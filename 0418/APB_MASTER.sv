==> flow/design.v <==
`timescale 1ns / 1ps
module APB_MASTER(
    input  logic        PCLK,
    input  logic        PRESET,
    output logic [31:0] PADDR,
    output logic [31:0] PWDATA,
    output logic        PWRITE,
    output logic        PENABLE,
    output logic        PSEL0,
    output logic        PSEL1,
    output logic        PSEL2,
    output logic        PSEL3,
    input  logic [31:0] PRDATA0,
    input  logic [31:0] PRDATA1,
    input  logic [31:0] PRDATA2,
    input  logic [31:0] PRDATA3,
    input  logic        PREADY0,
    input  logic        PREADY1,
    input  logic        PREADY2,
    input  logic        PREADY3,
    input  logic        transfer,  
    output logic        ready,
    input  logic [31:0] addr,
    input  logic [31:0] wdata,
    output logic [31:0] rdata,
    input  logic        write  
    );
    logic [31:0] temp_addr_next , temp_addr_reg;
    logic [31:0] temp_wdata_next, temp_wdata_reg;
    logic        temp_write_next, temp_write_reg;
    logic        decoder_en;
    logic [ 3:0] pselx;
    assign PSEL0 = pselx[0];
    assign PSEL1 = pselx[1];
    assign PSEL2 = pselx[2];
    assign PSEL3 = pselx[3];
    typedef enum bit [1:0] {
        IDLE , 
        SETUP, 
        ACCESS 
    } apb_state_e;
    apb_state_e state, next;
    always_ff @( posedge PCLK, posedge PRESET ) begin : b
        if( PRESET ) begin
            state          <= IDLE;
            temp_addr_reg  <= 0;
            temp_wdata_reg <= 0;
            temp_write_reg <= 0 ;
        end
        else begin
            state          <= next;
            temp_addr_reg  <= temp_addr_next;
            temp_wdata_reg <= temp_wdata_next;
            temp_write_reg <= temp_write_next;
        end
    end
    always_comb begin
        next            = state;
        temp_addr_next  = temp_addr_reg;
        temp_wdata_next = temp_wdata_reg;
        temp_write_next = temp_write_reg;
        PADDR           = temp_addr_reg;
        PWDATA          = temp_wdata_reg;
        PWRITE          = 1'b0;
        PENABLE         = 1'b0;
        decoder_en      = 1'b0;
        case(state)
            IDLE : begin
                decoder_en = 1'b0;
                if(transfer) begin
                    next            = SETUP;
                    temp_addr_next  = addr;    
                    temp_wdata_next = wdata;
                    temp_write_next = write;
                end
            end
            SETUP :begin           
                decoder_en = 1'b1;
                PENABLE    = 1'b0;
                PADDR      = temp_addr_reg;
                if (temp_write_reg) begin
                    PWRITE = 1'b1;
                    PWDATA = temp_wdata_reg;
                end
                else begin
                    PWRITE = 1'b0;
                end
                next = ACCESS;
            end
            ACCESS : begin
                decoder_en = 1'b1;
                PENABLE    = 1'b1;
                PADDR      = temp_addr_reg;
                if (temp_write_reg) begin
                    PWRITE = 1'b1;
                    PWDATA = temp_wdata_reg;
                end
                else begin
                    PWRITE = 1'b0;
                end
                if (ready)
                    next  = IDLE;
            end
        endcase        
    end
    APB_Decoder U_APB_Decoder (
        .en     (decoder_en),
        .sel    (temp_addr_reg),
        .y      (pselx)
    );
    APB_Mux  U_APB_Mux(
        .sel    (temp_addr_reg),
        .d0     (PRDATA0),
        .d1     (PRDATA1),
        .d2     (PRDATA2),
        .d3     (PRDATA3),
        .r0     (PREADY0),
        .r1     (PREADY1),
        .r2     (PREADY2),
        .r3     (PREADY3),
        .rdata  (rdata),
        .ready  (ready)
    );
endmodule
module APB_Decoder (
    input  logic        en,
    input  logic [31:0] sel,
    output logic [ 3:0] y
);
    always_comb begin
        y = 4'b0;
        if (en) begin
            casex (sel)
                32'h1000_0xxx : y = 4'b0001;  
                32'h1000_1xxx : y = 4'b0010;  
                32'h1000_2xxx : y = 4'b0100;  
                32'h1000_3xxx : y = 4'b1000;  
            endcase
        end
    end
endmodule
module APB_Mux (
    input  logic [31:0] sel,
    input  logic [31:0] d0,
    input  logic [31:0] d1,
    input  logic [31:0] d2,
    input  logic [31:0] d3,
    input  logic        r0,
    input  logic        r1,
    input  logic        r2,
    input  logic        r3,
    output logic [31:0] rdata,
    output logic        ready
);
    always_comb begin
        rdata = 32'bx;
        casex (sel)
                32'h1000_0xxx : rdata = d0;
                32'h1000_1xxx : rdata = d1;
                32'h1000_2xxx : rdata = d2;
                32'h1000_3xxx : rdata = d3;
        endcase
    end
    always_comb begin
        ready = 1'bx;
        casex (sel)
                32'h1000_0xxx : ready = r0;
                32'h1000_1xxx : ready = r1;
                32'h1000_2xxx : ready = r2;
                32'h1000_3xxx : ready = r3;
        endcase
    end
endmodule
# --- Step by step through the tools: APB_MASTER ---
# What the tools print for APB_MASTER, step after step.
# Line numbers count from 1 in the design file above.
design:
  top: "APB_MASTER"
  clk_port: "PCLK"
  lib: "sky130hd"
  lib_corner: "tt_025C_1v80"

# --- Elaborated design ---
# Yosys after proc, flatten, opt, wreduce and memory -nomap, before mapping. Memory bits, and registers merged into a memory's read port (data or address), are not among the register bits. Print and check cells are not counted. Equal cells are merged and count once.
classes:
  shifts: 0
  div: 0
  compare: 0
  mul: 0
  n_addsub: 0
  n_mux: 11
  bitwise: 0
  eq_ne: 8
  n_reduce_logical: 5
ops:
  columns: ["cell", "n"]
  rows:
  - ["32-bit parallel mux with 4-bit select", 1]
  - ["20-bit by 17-bit equality test with 1-bit output with constant B", 4]
  - ["4-bit parallel mux with 4-bit select", 1]
  - ["2-bit parallel mux with 3-bit select", 1]
  - ["1-bit parallel mux with 4-bit select", 1]
  - ["4-bit two-way mux", 1]
  - ["2-bit two-way mux", 2]
  - ["1-bit two-way mux", 4]
  - ["3-bit AND reduction", 1]
  - ["3-bit nonzero test", 1]
  - ["2-bit by 1-bit equality test with 1-bit output with constant B", 1]
  - ["2-bit by 1-bit inequality test with 1-bit output with constant B", 1]
  - ["2-bit equality test with constant B", 1]
  - ["2-bit inequality test with constant B", 1]
  - ["2-bit logical NOT", 1]
  - ["2-bit AND reduction", 1]
  - ["2-bit OR reduction", 1]
bits:
  latchBits: 0
  clocked_rd_ports_x_width: 0
  output_inout_bits: 103
  romBits: 0
  n_memories: 0
  elab_cells: 28
  input_bits: 200
  regBits: 67
  ramBits: 0

# --- Depth ---
# Depth = most cells in a row (Yosys ltp): at word level without a register or memory, in the mapped netlist without a sequential cell, where the memories' decode and read muxes count.
depth:
  depth_word: 4
  abc_area: 0
  mapped_depth: 6
  depth_no_buf: 4

# --- Mapped cells and area ---
# The flow's flattened synthesis, as Yosys stat reports it; memories are mapped. The netlist is that of the ABC_AREA named above (0 if unset); the other value can give another one.
# The area totals of this step are shown rounded.
by_type:
  columns: ["cell_type", "n", "area_total_um2"]
  rows:
  - ["sky130_fd_sc_hd__dfrtp_1", 67, 1.68E+03]
  - ["sky130_fd_sc_hd__mux2_2", 65, 731.952]
  - ["sky130_fd_sc_hd__mux2i_1", 33, 330.317]
  - ["sky130_fd_sc_hd__a221oi_1", 17, 148.893]
  - ["sky130_fd_sc_hd__inv_1", 36, 135.13]
  - ["sky130_fd_sc_hd__o221ai_1", 14, 122.618]
  - ["sky130_fd_sc_hd__a21oi_1", 18, 90.086]
  - ["sky130_fd_sc_hd__o21ai_0", 15, 75.072]
  - ["sky130_fd_sc_hd__buf_2", 10, 50.048]
  - ["sky130_fd_sc_hd__nor4_4", 2, 42.541]
  - ["sky130_fd_sc_hd__clkbuf_1", 9, 33.782]
  - ["sky130_fd_sc_hd__dfstp_2", 1, 26.275]
  - ["sky130_fd_sc_hd__nor4b_4", 1, 23.773]
  - ["sky130_fd_sc_hd__nor2_1", 5, 18.768]
  - ["sky130_fd_sc_hd__nand3_4", 1, 17.517]
  - ["sky130_fd_sc_hd__buf_8", 1, 15.014]
  - ["sky130_fd_sc_hd__nor3_1", 3, 15.014]
  - ["sky130_fd_sc_hd__o221ai_2", 1, 15.014]
# Not listed: further types 21, cells in them 25.
synth_totals:
  flip_flops: 68
  cells: 324
  seq_area_um2: 1700
  area_um2: 3700
# The figures by module come from a second, unflattened synthesis with its own total; it is not the netlist above.
unflattened:
  cells_unflattened: 309
  area_unflattened_um2: 4100
# Rows give one instance, submodules left out.
by_module:
  columns: ["module", "cells", "instances", "area_um2"]
  rows:
  - ["APB_MASTER", 149, 1, 2700]
  - ["APB_Mux", 148, 1, 1300]
  - ["APB_Decoder", 12, 1, 86]

# --- Path before layout ---
# Source: OpenSTA report_checks on the synthesized netlist (no wires, ideal clock, input and output delay 20% of the period each), path of least setup slack; recovery checks are left aside. Register names are those of the netlist, which keeps one name where synthesis merged equal registers.
synth_path:
  path_type: "register to output"
  from: "reg temp_addr_reg[15]"
  to: "out rdata[16]"
  clock_period_ns: 2.31
  stages: 7
  t_arrival_ns: 1.847
  out_delay_ns: 0.462
  path_slack_ns: 0.001
  delay_ns: 1.847
  required_time_ns: 1.848
  synth_period_reached_ns: 2.309
# "delay_ns" is the arrival time less input delay plus setup time.
# A path that ends at an output port has no setup time.
# "stages": output pins that drive a net of the path, with the launching flip-flop's if there is one; two outputs of one cell count as two.
# "synth_period_reached_ns" is the clock period less the worst setup slack; recovery checks do not enter. This is arithmetic on one report: input and output delays are still those of the set period (20% each).
# The rows between start and end are the longest chain of elaborated cells between them; the timing report does not say that the signal goes this way. Where chains are equally long, one stands for them.
# Each line given opens the expression or statement behind the cell; cells for indexed reads and writes are added by Yosys, which also makes memories of some case tables.
synth_between:
  path_cell_list: "sky130_fd_sc_hd__dfrtp_1 -> sky130_fd_sc_hd__nor4b_4 -> sky130_fd_sc_hd__nand3_4 -> sky130_fd_sc_hd__or3_1 -> sky130_fd_sc_hd__buf_6 -> sky130_fd_sc_hd__buf_8 -> sky130_fd_sc_hd__o221ai_1"
  elab_chain_len: 2
  cells_between: 5
synth_rtl:
  columns: ["element", "line", "rtl"]
  rows:
  - ["from (decl)", 28, "logic [31:0] temp_addr_next , temp_addr_reg;"]
  - ["from (assign)", 46, "temp_addr_reg  <= 0;"]
  - ["from (assign)", 52, "temp_addr_reg  <= temp_addr_next;"]
  - ["20-bit by 17-bit equality test with 1-bit output", 157, "casex (sel)"]
  - ["32-bit parallel mux with 4-bit select", 157, null]
  - ["to (decl)", 25, "output logic [31:0] rdata,"]

# --- Timing after layout ---
# From the final timing report of entry B: the path of least setup slack in the routed layout; clock arrival at registers is part of the times.
layout_path:
  path_type: "register to output"
  from: "reg temp_addr_reg[19]"
  to: "out PSEL1"
  clock_period_ns: 2.12
  out_delay_ns: 0.42
  t_arrival_ns: 2.25
  stages: 8
  path_slack_ns: -0.56
  required_time_ns: 1.70
# The rows between start and end are the longest chain of elaborated cells between them; the timing report does not say that the signal goes this way. Where chains are equally long, one stands for them.
layout_between:
  path_cell_list: "sky130_fd_sc_hd__dfrtp_1 -> sky130_fd_sc_hd__nor4_4 -> sky130_fd_sc_hd__buf_4 -> sky130_fd_sc_hd__and2_1 -> sky130_fd_sc_hd__nand3_4 -> sky130_fd_sc_hd__buf_12 -> sky130_fd_sc_hd__nor3_2 -> sky130_fd_sc_hd__buf_2"
  elab_chain_len: 3
  cells_between: 6
layout_rtl:
  columns: ["element", "line", "rtl"]
  rows:
  - ["from (decl)", 28, "logic [31:0] temp_addr_next , temp_addr_reg;"]
  - ["from (assign)", 46, "temp_addr_reg  <= 0;"]
  - ["from (assign)", 52, "temp_addr_reg  <= temp_addr_next;"]
  - ["20-bit by 17-bit equality test with 1-bit output", 133, "casex (sel)"]
  - ["4-bit parallel mux with 4-bit select", 133, null]
  - ["4-bit two-way mux", 132, "if (en) begin"]
  - ["to (decl)", 10, "output logic        PSEL1,"]

# Measured results for APB_MASTER: 2 stored runs of the Yosys and OpenROAD flow on sky130hd. The settings differ; the order carries no meaning. The constraints put input and output delay at 20% of the set period each and load the outputs with 0.01 pF.
# "achieved_period_ns": clock period set for the run, less the worst setup slack. It is reckoned from that one timing run; input and output delays stay at 20% of the period that was set.
# Values from the reports are rounded here.
runs:
  - name: "entry A"
    settings:
      period_ns: 1.73
      CORE_UTILIZATION: 37
      SETUP_SLACK_MARGIN: 0.41
      PLACE_DENSITY_LB_ADDON: 0.09
      CORE_ASPECT_RATIO: 1.13
      CORE_MARGIN: 6
      CELL_PAD_IN_SITES_GLOBAL_PLACEMENT: 2
      CELL_PAD_IN_SITES_DETAIL_PLACEMENT: 0
      TNS_END_PERCENT: 35
      GPL_ROUTABILITY_DRIVEN: 1
      CTS_CLUSTER_SIZE: 61
      CAP_MARGIN: 25
      MIN_ROUTING_LAYER: "met1"
      MAX_ROUTING_LAYER: "met5"
      SLEW_MARGIN: 20
    outcome: "incomplete, placement halted on FLW-0024"
  - name: "entry B"
    settings:
      period_ns: 2.12
      CAP_MARGIN: 20
      CORE_MARGIN: 2
      CORE_UTILIZATION: 40
      SLEW_MARGIN: 20
    results:
      fin_hold_ws_ns: 0.49
      worst_setup_slack_ns: -0.56
      yosys_chip_area_um2: 3700
      achieved_period_ns: 2.677
      tns_ns: -19
      design_die_area_um2: 10000
      finalUtil_frac: 0.88

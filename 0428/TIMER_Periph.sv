==> flow/design.v <==
`timescale 1ns / 1ps
module TIMER_Periph(
    input  logic        PCLK,
    input  logic        PRESET,
    input  logic [ 3:0] PADDR,
    input  logic [31:0] PWDATA,
    input  logic        PWRITE,
    input  logic        PENABLE,
    input  logic        PSEL,
    output logic [31:0] PRDATA,
    output logic        PREADY
);
    logic        en;
    logic        clear;
    logic [31:0] psc;
    logic [31:0] arr;
    logic [31:0] tcnt;
    APB_SlaveIntf_TIMER U_APB_SlaveIntf_TIMER(.*);
    TIMER               U_TIMER(.*);
endmodule
module APB_SlaveIntf_TIMER (
    input  logic        PCLK,
    input  logic        PRESET,
    input  logic [ 3:0] PADDR,
    input  logic [31:0] PWDATA,
    input  logic        PWRITE,
    input  logic        PENABLE,
    input  logic        PSEL,
    output logic [31:0] PRDATA,
    output logic        PREADY,
    output logic        en,
    output logic        clear,
    output logic [31:0] psc,
    output logic [31:0] arr,
    input  logic [31:0] tcnt
);
    logic [31:0] slv_reg0, slv_reg1, slv_reg2, slv_reg3;
    assign en             = slv_reg0[0];
    assign clear          = slv_reg0[1];
    assign slv_reg1[31:0] = tcnt;
    assign psc = slv_reg2;
    assign arr = slv_reg3;
    always_ff @(posedge PCLK, posedge PRESET) begin
        if (PRESET) begin
            slv_reg0 <= 0;
            slv_reg2 <= 0;
            slv_reg3 <= 0;
        end else begin
            if (PSEL && PENABLE) begin
                PREADY <= 1'b1;
                if (PWRITE) begin
                    case (PADDR[3:2])
                        2'd0: slv_reg0 <= PWDATA;
                        2'd2: slv_reg2 <= PWDATA;
                        2'd3: slv_reg3 <= PWDATA;
                    endcase
                end else begin
                    PRDATA <= 32'bx;
                    case (PADDR[3:2])
                        2'd0: PRDATA <= slv_reg0;
                        2'd1: PRDATA <= slv_reg1;
                        2'd2: PRDATA <= slv_reg2;
                        2'd3: PRDATA <= slv_reg3;
                    endcase
                end
            end else begin
                PREADY <= 1'b0;
            end
        end
    end
endmodule
module TIMER (
    input  logic        PCLK,
    input  logic        PRESET,
    input  logic        en,
    input  logic        clear,
    input  logic [31:0] psc,
    input  logic [31:0] arr,
    output logic [31:0] tcnt
);
    logic tim_tick;
    prescaler U_prescaler(.*);
    tim_counter U_tim_counter(.*);    
endmodule
module prescaler (
    input  logic        PCLK,
    input  logic        PRESET,
    input  logic        en,
    input  logic        clear,
    input  logic [31:0] psc,
    output logic        tim_tick
);
    logic [31:0] counter;
    always_ff @(posedge PCLK, posedge PRESET) begin
        if (PRESET) begin
            counter  <= 0;
            tim_tick <= 0;
        end
        else begin
            if (en) begin
                if  (counter == psc) begin
                    counter  <= 0;
                    tim_tick <= 1'b1;
                end
                else begin
                    counter  <= counter + 1;
                    tim_tick <= 1'b0;
                end
                if (clear) begin
                    counter  <= 0;
                    tim_tick <= 1'b0;
                end
            end
        end
    end
endmodule
module tim_counter (
    input  logic        PCLK,
    input  logic        PRESET,
    input  logic        clear,
    input logic         tim_tick,
    input  logic [31:0] arr,
    output logic [31:0] tcnt
);
    always_ff @( posedge PCLK, posedge PRESET ) begin 
        if (PRESET) begin
            tcnt <= 0;
        end
        else begin
            if(tim_tick) begin
                if (tcnt == arr) begin
                    tcnt <= 0;
                end
                else begin
                    tcnt <= tcnt + 1;
                end
                if (clear) begin
                    tcnt <= 0;
                end
            end
        end
    end  
endmodule
From RTL to reports: TIMER_Periph
Tool output for the design above, in the order of the flow.
Line numbers count from 1 in the design file above.
Operators carry their Yosys type and port widths (W data, S select, Z words).
Library cell names are shortened.
Not given: n/a
Set-up
  design top: TIMER_Periph
  clock: PCLK
  cell library: sky130hd
  timing corner: tt_025C_1v80

Elaborated design
Source: Yosys, flattened and elaborated, memories not mapped. Widths are those after wreduce. Registers that Yosys merges into a memory's read port (data or address) are not register bits. Print and check cells do not count. Equal cells are merged and count once.
Storage and ports
  output and inout port bits: 33
  flip-flop bits (word level): 194
Cells by class
  reductions and logical operators: 6
  equality and inequality tests: 5
  bitwise operators: 2
  mux-type cells: 8
  $add $sub $neg: 2
Operators with widths (number)
  $pmux W32 S4: 1
  $mux W32: 4
  $add A32 B1 Y32 const B: 2
  $eq A32 B32 Y1: 2
  $reduce_and A3 Y1: 4
  $eq A2 B2 Y1 const B: 2
  $mux W1: 3
  $not A1 Y1: 2
  $eq A2 B1 Y1 const B: 1
  $logic_not A2 Y1: 1
  $logic_and A1 B1 Y1: 1

Depth
Longest topological path by Yosys (ltp), each cell counted once; first at word level (registers and memories cut), then after technology mapping (sequential cells cut; the memories' decode and read muxes count).
Logic depth
  word-level depth: 3
  ABC_AREA: 0
  mapped depth: 9

Synthesis result
Source: synth_stat.txt of the flow (Yosys; design flattened, memories mapped). It holds for the ABC_AREA given above (unset counts as 0); a run with the other value may have another netlist.
Mapped netlist
  mapped cells: 802
  flip-flop cells: 194
  mapped area: 9820.7 µm²
Cells by type
  dfrtp_1: number 161, area in all 4.03E+03 µm²
  mux2_2: number 94, area in all 1.06E+03 µm²
  edfxtp_1: number 33, area in all 990.95 µm²
  mux4_2: number 32, area in all 720.691 µm²
  xnor2_1: number 32, area in all 280.269 µm²
  xor2_1: number 32, area in all 280.269 µm²
  nand3_1: number 51, area in all 255.245 µm²
  nand4_1: number 25, area in all 156.4 µm²
  inv_1: number 34, area in all 127.622 µm²
  clkbuf_1: number 32, area in all 120.115 µm²
  nand2_1: number 32, area in all 120.115 µm²
  o31ai_1: number 15, area in all 112.608 µm²
  o21ai_0: number 22, area in all 110.106 µm²
  nor2_1: number 26, area in all 97.594 µm²
  and3_1: number 15, area in all 93.84 µm²
  mux2i_1: number 9, area in all 90.086 µm²
  o2bb2ai_1: number 10, area in all 87.584 µm²
  nor2b_1: number 12, area in all 75.072 µm²
Other cell types: 43; their cells: 135.
By module: a second synthesis without flattening, with its own total; a netlist apart from the flattened one above.
Second synthesis, totals
  cells (unflattened synthesis): 791
  area (unflattened synthesis): 10017.1 µm²
Each row is one instance without its submodules.
Modules
  APB_SlaveIntf_TIMER: area 5450.2 µm², cells 282, instances 1
  prescaler: area 2328.5 µm², cells 257, instances 1
  tim_counter: area 2238.4 µm², cells 252, instances 1
  TIMER: area 0.0 µm², cells 0, instances 1
  TIMER_Periph: area 0.0 µm², cells 0, instances 1

Worst setup path after synthesis
OpenSTA on the mapped netlist: ideal clock, no wires. The path of least setup slack (recovery checks aside). Input and output delay are each 20% of the period. Register names are those of the netlist, which keeps one name where synthesis merged equal registers.
Timing post-synthesis
  path type: input to register
  start: in PRESET
  end: reg U_APB_SlaveIntf_TIMER.PREADY
  external input delay: 0.962 ns
  launch time at the first pin: 0.962 ns
  arrival time: 4.290 ns
  setup slack: -0.004 ns
  stages: 1
  clock period: 4.81 ns
  path delay: 3.852 ns
  synthesis period reached: 4.814 ns
"path delay" is the arrival time less input delay plus setup time.
"stages": output pins that drive a net of the path, with the launching flip-flop's if there is one; two outputs of one cell count as two.
"synthesis period reached" = period - worst setup slack (recovery checks aside). The figure is calculated, with input and output delays left at 20% of the set period.
Between the ends, post-synthesis
  path through: inv_1
  cells in the longest elaborated chain: 0
RTL lines, path post-synthesis
  start, declared: RTL line 4  | input  logic        PRESET,
  end, assigned: RTL line 50  | PREADY <= 1'b1;
  end, assigned: RTL line 67  | PREADY <= 1'b0;
  end, declared: RTL line 30  | output logic        PREADY,

Timing after layout
Path of least setup slack in the final report of stored run 1 (OpenROAD, finished layout, wires in). Where an end is a register, its clock arrival counts in the times.
Timing post-layout
  path type: register to register
  start: reg U_TIMER.U_tim_counter.tcnt[3]
  end: reg U_TIMER.U_tim_counter.tcnt[23]
  stages: 9
  launch time at the first pin: 0.44 ns
  setup slack: 1.12 ns
  arrival time: 3.51 ns
  clock period: 4.3 ns
Between the ends stands the longest chain of elaborated cells between them, by number of cells; it is not shown to be the way that was timed. Of several equally long chains one is given.
Each line given opens the expression or statement behind the cell; cells for indexed reads and writes are added by Yosys, which also makes memories of some case tables.
At most two assigning lines are given for a register; there are more.
Between the ends, post-layout
  path through: dfrtp_1 > clkbuf_1 > xor2_1 > nor4_1 > nand4_1 > o21ai_1 > buf_2 > a2bb2oi_1 > o31ai_1
  cells in the longest elaborated chain: 3
RTL lines, path post-layout
  start, declared: RTL line 123  | output logic [31:0] tcnt
  start, assigned: RTL line 127  | tcnt <= 0;
  start, assigned: RTL line 135  | tcnt <= tcnt + 1;
  $add A32 B1 Y32: RTL line 135
  $mux W32: RTL line 131  | if (tcnt == arr) begin
  $mux W32: RTL line 137  | if (clear) begin
  end, assigned: RTL line 135
  end, assigned: RTL line 138  | tcnt <= 0;
  end, declared: RTL line 123

Measured data: module TIMER_Periph, platform sky130hd, 2 stored runs of the flow under differing settings, order arbitrary. Input and output delays are each 20% of the period that was set; the output load is 0.01 pF.
"achieved clock period" means the clock period less the worst setup slack. The figure is calculated, with input and output delays left at 20% of the set period.
"worst setup path time" = time allowed to the worst setup path (clock period - input delay - output delay, where it has them) - its slack; a late launch clock adds to it, a late capture clock takes from it.
"power": no workload was simulated; the value follows from the tool's default switching activity.
[stored run 1] settings: period_ns=4.3, CORE_UTILIZATION=41, SETUP_SLACK_MARGIN=0.43, PLACE_DENSITY_LB_ADDON=0.0, CELL_PAD_IN_SITES_GLOBAL_PLACEMENT=0, CELL_PAD_IN_SITES_DETAIL_PLACEMENT=1, GPL_TIMING_DRIVEN=0, CTS_CLUSTER_DIAMETER=167, CAP_MARGIN=35, MIN_ROUTING_LAYER=met2, CORE_MARGIN=2, SLEW_MARGIN=20
[stored run 1] result: chip area after synthesis (Yosys) 9820.7 µm², die area 25206.3 µm², utilization 0.496, worst setup slack after layout 1.121 ns, power 5.053 mW, achieved clock period 3.179 ns, worst setup path time 3.18 ns, worst setup path kind register to register
[stored run 2] settings: period_ns=7.74, CORE_UTILIZATION=32, CORE_MARGIN=6, CELL_PAD_IN_SITES_GLOBAL_PLACEMENT=2, TNS_END_PERCENT=80, GPL_TIMING_DRIVEN=1, CTS_CLUSTER_DIAMETER=85, CAP_MARGIN=30, SLEW_MARGIN=30, MAX_ROUTING_LAYER=met5
[stored run 2] result: chip area after synthesis (Yosys) 9820.7 µm², die area 35038.2 µm², utilization 0.386, worst setup slack after layout 4.610 ns, power 2.765 mW, achieved clock period 3.130 ns, worst setup path time 3.13 ns, worst setup path kind register to register
